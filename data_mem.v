==> flow/design.v <==
`timescale 1ns / 1ps
module data_mem
(input clk, input MemRead, input MemWrite,
input [5:0] addr, input [31:0] data_in, output [31:0] data_out);
reg [31:0] mem [0:63];
always @ (posedge (clk)) begin 
if(MemWrite) 
mem[addr]<=data_in;
end 
initial begin
mem[0]=32'd17;
mem[1]=32'd9;
mem[2]=32'd25;
end
assign data_out= (MemRead ==1'b1)? mem[addr]: 32'b0;
endmodule 
== Reports on data_mem ==
Tool output for the design above, in the order of the flow.
Line numbers count from 1 in the design file above.
Library cell names are shortened.
The mark n/a stands for no value.
Design
  top: data_mem
  clock input: clk
  standard-cell library: sky130hd
  timing corner: tt_025C_1v80

== Word level ==
Counts by Yosys on the flattened word-level netlist (proc, flatten, opt, wreduce; memories kept). Register bits leave out memories and registers merged into their read ports (data or address); mux counts leave out enables and synchronous resets folded into registers. Print and check cells are left out. Cells with the same type and inputs are merged into one.
Yosys's memory passes give these memory sizes; they may raise the number of words (mostly to a power of two), join words into wider ones and drop unused or constant bits.
Bit counts
  register bits: 0
  bits in writable memories: 2048
  memories kept: 1
  input port bits: 41
  output and inout bits: 32
  elaborated cells: 5
Memories
  mem: words 64, width 32, read ports 1, wr ports 1, line 5  | reg [31:0] mem [0:63];
Operators by class
  muxes and demuxes: 4
Operators by type and width (number)
  two-way mux 32 bit: 2
  two-way mux 6 bit: 1
  two-way mux 1 bit: 1

== Depth ==
Depth = most cells in a row (Yosys ltp): at word level without a register or memory, in the mapped netlist without a sequential cell, where the memories' decode and read muxes count.
Depth
  depth in word-level cells: 1
  ABC_AREA: 0
  mapped depth: 11
  depth with buffers taken out: 5

== Mapped cells and area ==
Source: synth_stat.txt of the flow (Yosys; design flattened, memories mapped). It holds for the ABC_AREA given above (unset counts as 0); a run with the other value may have another netlist.
Cell types
  edfxtp_1: number 2048, total area 6.15E+04 um^2
  a221oi_1: number 275, total area 2408.56 um^2
  a22oi_1: number 248, total area 1.86E+03 um^2
  mux2i_1: number 176, total area 1761.69 um^2
  nor3b_1: number 141, total area 1.06E+03 um^2
  nand3b_1: number 138, total area 1.04E+03 um^2
  o21ai_0: number 183, total area 915.878 um^2
  and3_1: number 142, total area 888.352 um^2
  mux4_2: number 37, total area 833.299 um^2
  clkbuf_1: number 201, total area 754.474 um^2
  buf_2: number 128, total area 640.614 um^2
  nor3_1: number 100, total area 500.48 um^2
  o2111ai_1: number 56, total area 490.47 um^2
  mux2_2: number 43, total area 484.214 um^2
  a21o_1: number 56, total area 420.403 um^2
  o221ai_1: number 48, total area 420.403 um^2
  o22ai_1: number 64, total area 400.384 um^2
  o22a_1: number 42, total area 367.853 um^2
Other cell types: 40; their cells: 548.
Mapped netlist
  mapped cells: 4674
  cell area after synthesis: 80230.7 um^2
  sequential part of the area: 61499.0 um^2
  mapped flip-flops: 2048
  buffer cells: 394

== Timing after synthesis ==
OpenSTA on the mapped netlist: ideal clock, no wires. The path of least setup slack (recovery checks aside). Input and output delay are each 20% of the period. Register names are those of the netlist, which keeps one name where synthesis merged equal registers.
Timing post-synthesis
  kind: input -> register
  from: input addr[2]
  to: memory mem[11][0]
  period: 4.17 ns
  input delay: 0.834 ns
  library setup time: 0.421 ns
  arrival: 3.492 ns
  path slack: 0.257 ns
  path delay: 3.079 ns
  stages: 9
  period reached after synthesis: 3.913 ns
"path delay" is the arrival time less input delay plus setup time.
"stages": output pins that drive a net of the path, with the launching flip-flop's if there is one; two outputs of one cell count as two.
"period reached after synthesis" = period - worst setup slack (recovery checks aside). The figure is calculated, with input and output delays left at 20% of the set period.
The rows between start and end are the longest chain of elaborated cells between them; the timing report does not say that the signal goes this way. Where chains are equally long, one stands for them.
Each line given opens the expression or statement behind the cell; cells for indexed reads and writes are added by Yosys, which also makes memories of some case tables.
Between the ends, post-synthesis
  path through: buf_6 -> buf_6 -> buf_6 -> buf_2 -> buf_2 -> buf_1 -> nor2b_1 -> nand2_1 -> nor2_1
  length of the longest elaborated chain: 1
  elaborated cells between the ends (all ways): 1
RTL lines, path post-synthesis
  start, declared: line 4  | input [5:0] addr, input [31:0] data_in, output [31:0] data_out);
  two-way mux 6 bit: line 7  | if(MemWrite)
  end, declared: line 5  | reg [31:0] mem [0:63];

== Worst path after layout ==
Path of least setup slack in the final report of flow run A (OpenROAD, finished layout, wires in). Where an end is a register, its clock arrival counts in the times.
Timing after layout
  kind: input -> output
  from: input addr[3]
  to: output data_out[11]
  period: 7.04 ns
  input delay: 1.41 ns
  external output delay: 1.41 ns
  arrival: 5.32 ns
  path slack: 0.31 ns
  stages: 10
The rows between start and end are the longest chain of elaborated cells between them; the timing report does not say that the signal goes this way. Where chains are equally long, one stands for them.
The chain passes a memory read, where the word-level depth is cut; so it can be longer than that depth.
Between the ends, after layout
  path through: clkdlybuf4s50_1 -> buf_4 -> nor3b_1 -> buf_4 -> nand2_2 -> o22ai_1 -> a2111oi_0 -> buf_4 -> a41oi_1 -> clkdlybuf4s50_1
  length of the longest elaborated chain: 2
  elaborated cells between the ends (all ways): 2
RTL lines, path after layout
  start, declared: line 4  | input [5:0] addr, input [31:0] data_in, output [31:0] data_out);
  memory read (64 x 32 bit): line 5  | reg [31:0] mem [0:63];
  two-way mux 32 bit: line 15  | assign data_out= (MemRead ==1'b1)? mem[addr]: 32'b0;
  end, declared: line 4

==> results <==
data_mem through Yosys and OpenROAD on sky130hd: 2 stored runs, unordered, with their settings and measured results. The constraints put input and output delay at 20% of the set period each and load the outputs with 0.01 pF.
By "period achieved" is meant the clock period of the run minus its worst setup slack. This is arithmetic on one report: input and output delays are still those of the set period (20% each).
"critical path time" = time allowed to the worst setup path (clock period - input delay - output delay, where it has them) - its slack; a late launch clock adds to it, a late capture clock takes from it.
"overall power" rests on the timing tool's default activity at the inputs, not on a simulated workload.

==> flow run A: settings <==
{ "period_ns": 7.04, "CORE_UTILIZATION": 70, "PLACE_DENSITY_LB_ADDON": 0.18, "CORE_MARGIN": 5, "TNS_END_PERCENT": 95, "CTS_CLUSTER_SIZE": 51, "CTS_CLUSTER_DIAMETER": 262, "CAP_MARGIN": 5, "SLEW_MARGIN": 20 }
==> flow run A: results <==
period achieved: 6.730 ns
lowest hold slack: 1.173 ns
overall power: 0.019349 W
worst setup slack after layout: 0.310 ns
mapped cell area after synthesis: 80230.7 um^2
standard-cell area after layout: 85040.3 um^2
final utilization: 74.6%
critical path time: 3.91 ns
worst setup path kind: input -> output
die size: 121487.0 um^2
summed negative setup slack: 0.000 ns

==> flow run B: settings <==
{ "period_ns": 3.04, "CORE_UTILIZATION": 37, "PLACE_DENSITY_LB_ADDON": 0.22, "CORE_ASPECT_RATIO": 0.77, "CELL_PAD_IN_SITES_DETAIL_PLACEMENT": 2, "GPL_TIMING_DRIVEN": 0, "CTS_CLUSTER_DIAMETER": 301, "MAX_ROUTING_LAYER": "met5", "CAP_MARGIN": 20, "CORE_MARGIN": 2, "SLEW_MARGIN": 20 }
==> flow run B: results <==
period achieved: 4.468 ns
mapped cell area after synthesis: 80230.7 um^2
critical path time: 3.25 ns
worst setup path kind: input -> output
summed negative setup slack: -93.165 ns
overall power: 0.064901 W
worst setup slack after layout: -1.428 ns
final utilization: 48.3%
die size: 220613.0 um^2
lowest hold slack: 0.017 ns
standard-cell area after layout: 103671.0 um^2
